==> flow/design.v <==
`timescale 1ns / 1ps
interface conv_intf #(parameter OUTPUT_DATA_WIDTH = 16, OUT_CHANNEL = 40, IN_CHANNEL = 3)(input clk);
    logic [OUTPUT_DATA_WIDTH*OUT_CHANNEL-1:0] o_data;
    logic                                     o_valid;
    logic                                     fifo_rd_en;
    logic  [8*IN_CHANNEL-1:0]                  i_data;
    logic                                      i_valid;
    logic                                      fifo_almost_full;
    logic  [15:0]                              weight_wr_data;
    logic  [31:0]                              weight_wr_addr;
    logic                                      weight_wr_en;
    logic                                      rst_n;
endinterface
`timescale 1ns / 1ps
module fifo_counter #(
    parameter DEPTH = 2**16
)(
    cnt,
    cnt_en,
    rst_n,
    clk
);
    localparam ADDR_WIDTH = $clog2(DEPTH);
    output [ADDR_WIDTH:0] cnt;
    input cnt_en, rst_n, clk;
    reg [ADDR_WIDTH-1:0] cnt_low;
    reg cnt_msb;
    assign cnt = {cnt_msb, cnt_low};
    wire at_limit = cnt_low == DEPTH - 1;
    always @ (posedge clk or negedge rst_n) begin
        if (~rst_n) begin
            {cnt_msb, cnt_low} <= 0;
        end
        else if (cnt_en) begin
            cnt_msb <= at_limit ^ cnt_msb;
            cnt_low <= at_limit ? 0 : cnt_low + 1;
        end
    end
endmodule
### Tool chain data of fifo_counter

What the tools print for fifo_counter, step after step.
Lines are those of the file above, counted from 1.
A cell with - has no value.

| set-up | value |
|---|---|
| design top | fifo_counter |
| clock input | clk |
| cell library | sky130hd |
| timing corner | tt_025C_1v80 |

### Word-level counts

Yosys after proc, flatten, opt, wreduce and memory -nomap, before mapping. Enables and synchronous resets that opt folds into registers are not counted as muxes. Memory bits, and registers merged into a memory's read port (data or address), are not among the register bits. Print and check cells are not counted. Equal cells are merged and count once.

| bit counts | value |
|---|---|
| register bits | 17 |
| input bits | 3 |
| output and inout bits | 17 |
| word-level cells | 6 |

| operators by class | value |
|---|---|
| add/sub/neg operators | 1 |
| equal/unequal tests | 1 |
| mux-type cells | 1 |
| bitwise operators | 1 |

Operators by type and width:

| cell | count |
|---|---|
| 16-bit by 1-bit adder with 16-bit output with constant B | 1 |
| 16-bit equality test with constant B | 1 |
| 16-bit two-way mux | 1 |
| 1-bit XOR | 1 |

### Logic depth

Depth = most cells in a row (Yosys ltp): at word level without a register or memory, in the mapped netlist without a sequential cell, where the memories' decode and read muxes count.

| logic depth | value |
|---|---|
| depth in word-level cells | 2 |
| ABC_AREA | 1 |
| gate-level depth with buffers | 8 |
| depth with buffers taken out | 8 |

### Netlist

Source: synth_stat.txt of the flow (Yosys; design flattened, memories mapped). It holds for the ABC_AREA given above (unset counts as 0); a run with the other value may have another netlist.

| synthesis totals | value |
|---|---|
| mapped cells | 126 |
| synthesis area | 957.2 µm² |
| sequential area | 425.4 µm² |
| flip-flops | 17 |
| buffers | 1 |

Cell types:

| type | count | area in all (µm²) |
|---|---|---|
| sky130_fd_sc_hd__dfrtp_1 | 17 | 425.408 |
| sky130_fd_sc_hd__nand2_1 | 37 | 138.883 |
| sky130_fd_sc_hd__nor2_1 | 21 | 78.826 |
| sky130_fd_sc_hd__inv_1 | 17 | 63.811 |
| sky130_fd_sc_hd__nand3_1 | 10 | 50.048 |
| sky130_fd_sc_hd__xor2_1 | 5 | 43.792 |
| sky130_fd_sc_hd__nor2_4 | 2 | 22.522 |
| sky130_fd_sc_hd__nand4_4 | 1 | 21.27 |
| sky130_fd_sc_hd__nand3_2 | 2 | 20.019 |
| sky130_fd_sc_hd__xnor2_1 | 2 | 17.517 |
| sky130_fd_sc_hd__ha_1 | 1 | 12.512 |
| sky130_fd_sc_hd__a21oi_1 | 2 | 10.01 |
| sky130_fd_sc_hd__buf_4 | 1 | 7.507 |
| sky130_fd_sc_hd__o21bai_1 | 1 | 7.507 |
| sky130_fd_sc_hd__and2_1 | 1 | 6.256 |
| sky130_fd_sc_hd__nand2_2 | 1 | 6.256 |
| sky130_fd_sc_hd__nor2_2 | 1 | 6.256 |
| sky130_fd_sc_hd__nor3_1 | 1 | 5.005 |

Not listed: further types 3, cells in them 3.

### Worst setup path after synthesis

OpenSTA on the mapped netlist: ideal clock, no wires. The path of least setup slack (recovery checks aside). Input and output delay are each 20% of the period. Register names are those of the netlist, which keeps one name where synthesis merged equal registers.

| timing path post-synthesis | value |
|---|---|
| kind | register -> register |
| start | register cnt_low[1] |
| end | register cnt_low[14] |
| clock period | 1.97 ns |
| library setup time | 0.120 ns |
| launch time at the first pin | 0.000 ns |
| data arrival time | 1.247 ns |
| data required time | 1.850 ns |
| setup slack | 0.603 ns |
| path delay | 1.367 ns |
| stages on the path | 7 |
| path buffers | 0 |
| synthesis period reached | 1.367 ns |

"path delay" = arrival - input delay + setup time.
"stages on the path" counts driving pins, that of a launching flip-flop among them; a cell with two outputs on the path counts twice.
"synthesis period reached" = period - worst setup slack (recovery checks aside). The figure is calculated, with input and output delays left at 20% of the set period.
The rows between start and end are the longest chain of elaborated cells between them; the timing report does not say that the signal goes this way. Where chains are equally long, one stands for them.
A line is the first line of the expression or statement that the cell stems from. Yosys adds cells for indexed reads and writes and turns some case tables into memories.

| on the way, post-synthesis | value |
|---|---|
| cell sequence | sky130_fd_sc_hd__dfrtp_1 sky130_fd_sc_hd__ha_1 sky130_fd_sc_hd__nand3_2 sky130_fd_sc_hd__nor2_4 sky130_fd_sc_hd__nand3_1 sky130_fd_sc_hd__o21ai_0 sky130_fd_sc_hd__nor2_1 |
| length of the longest elaborated chain | 2 |
| elaborated cells between the ends (all ways) | 3 |
| source lines of those cells | 2 |
| those cells by class | add/sub: 1; eq/ne: 1; mux: 1 |

RTL lines, path post-synthesis:

| what | line | text |
|---|---|---|
| from (decl) | 26 | `reg [ADDR_WIDTH-1:0] cnt_low;` |
| from (assign) | 36 | `cnt_low <= at_limit ? 0 : cnt_low + 1;` |
| 16-bit by 1-bit adder with 16-bit output | 36 |  |
| 16-bit two-way mux | 36 |  |
| to (assign) | 36 |  |
| to (decl) | 26 |  |

### Timing after layout

Path of least setup slack in the final report of run 1 (OpenROAD, finished layout, wires in). Where an end is a register, its clock arrival counts in the times.

| timing path after layout | value |
|---|---|
| kind | register -> register |
| start | register cnt_low[0] |
| end | register cnt_low[14] |
| clock period | 1.36 ns |
| library setup time | 0.10 ns |
| launch time at the first pin | 0.30 ns |
| data arrival time | 1.58 ns |
| data required time | 1.55 ns |
| setup slack | -0.02 ns |
| stages on the path | 8 |
| path buffers | 1 |

The rows between start and end are the longest chain of elaborated cells between them; the timing report does not say that the signal goes this way. Where chains are equally long, one stands for them.

| on the way, after layout | value |
|---|---|
| cell sequence | sky130_fd_sc_hd__dfrtp_1 sky130_fd_sc_hd__buf_6 sky130_fd_sc_hd__ha_4 sky130_fd_sc_hd__nand3_4 sky130_fd_sc_hd__nor2_4 sky130_fd_sc_hd__nand4_4 sky130_fd_sc_hd__o21ai_1 sky130_fd_sc_hd__nor2_1 |
| length of the longest elaborated chain | 2 |
| elaborated cells between the ends (all ways) | 3 |
| source lines of those cells | 2 |
| those cells by class | add/sub: 1; eq/ne: 1; mux: 1 |

RTL lines, path after layout:

| what | line | text |
|---|---|---|
| from (decl) | 26 | `reg [ADDR_WIDTH-1:0] cnt_low;` |
| from (assign) | 36 | `cnt_low <= at_limit ? 0 : cnt_low + 1;` |
| 16-bit by 1-bit adder with 16-bit output | 36 |  |
| 16-bit two-way mux | 36 |  |
| to (assign) | 36 |  |
| to (decl) | 26 |  |

# Flow runs of fifo_counter

Module fifo_counter, platform sky130hd: 2 stored runs of the flow (Yosys, OpenROAD) with differing settings, in no particular order. Input and output delays are each 20% of the period that was set; the output load is 0.01 pF.
"period reached": clock period set for the run, less the worst setup slack. It is reckoned from that one timing run; input and output delays stay at 20% of the period that was set.
"critical path time" = time allowed to the worst setup path (clock period - input delay - output delay, where it has them) - its slack; a late launch clock adds to it, a late capture clock takes from it.
"total power of the final layout" rests on the timing tool's default activity at the inputs, not on a simulated workload.

#### Run 1

| setting | value |
|---|---|
| period_ns | `1.36` |
| CORE_UTILIZATION | `32` |
| PLACE_DENSITY | `0.54` |
| CELL_PAD_IN_SITES_DETAIL_PLACEMENT | `1` |
| ABC_AREA | `1` |
| CAP_MARGIN | `20` |
| CORE_MARGIN | `2` |
| SLEW_MARGIN | `20` |

| result | value |
|---|---|
| synthesized cell area | 957.2 µm² |
| overall die area | 3444.5 µm² |
| area of the standard cells in the finished layout | 1472.7 µm² |
| utilization in the final report | 52.5% |
| smallest setup slack | -0.024 ns |
| final setup TNS | -0.046 ns |
| total power of the final layout | 1.731 mW |
| period reached | 1.384 ns |
| critical path time | 1.38 ns |
| worst setup path kind | register -> register |

#### Run 2

| setting | value |
|---|---|
| period_ns | `2.0` |
| SETUP_SLACK_MARGIN | `0.33` |
| CAP_MARGIN | `20` |
| CORE_MARGIN | `2` |
| CORE_UTILIZATION | `40` |
| SLEW_MARGIN | `20` |

| result | value |
|---|---|
| synthesized cell area | 852.1 µm² |
| overall die area | 2515.5 µm² |
| area of the standard cells in the finished layout | 1278.7 µm² |
| utilization in the final report | 64.5% |
| smallest setup slack | 0.357 ns |
| final setup TNS | 0.000 ns |
| total power of the final layout | 1.053 mW |
| period reached | 1.643 ns |
| critical path time | 1.24 ns |
| worst setup path kind | register -> output |
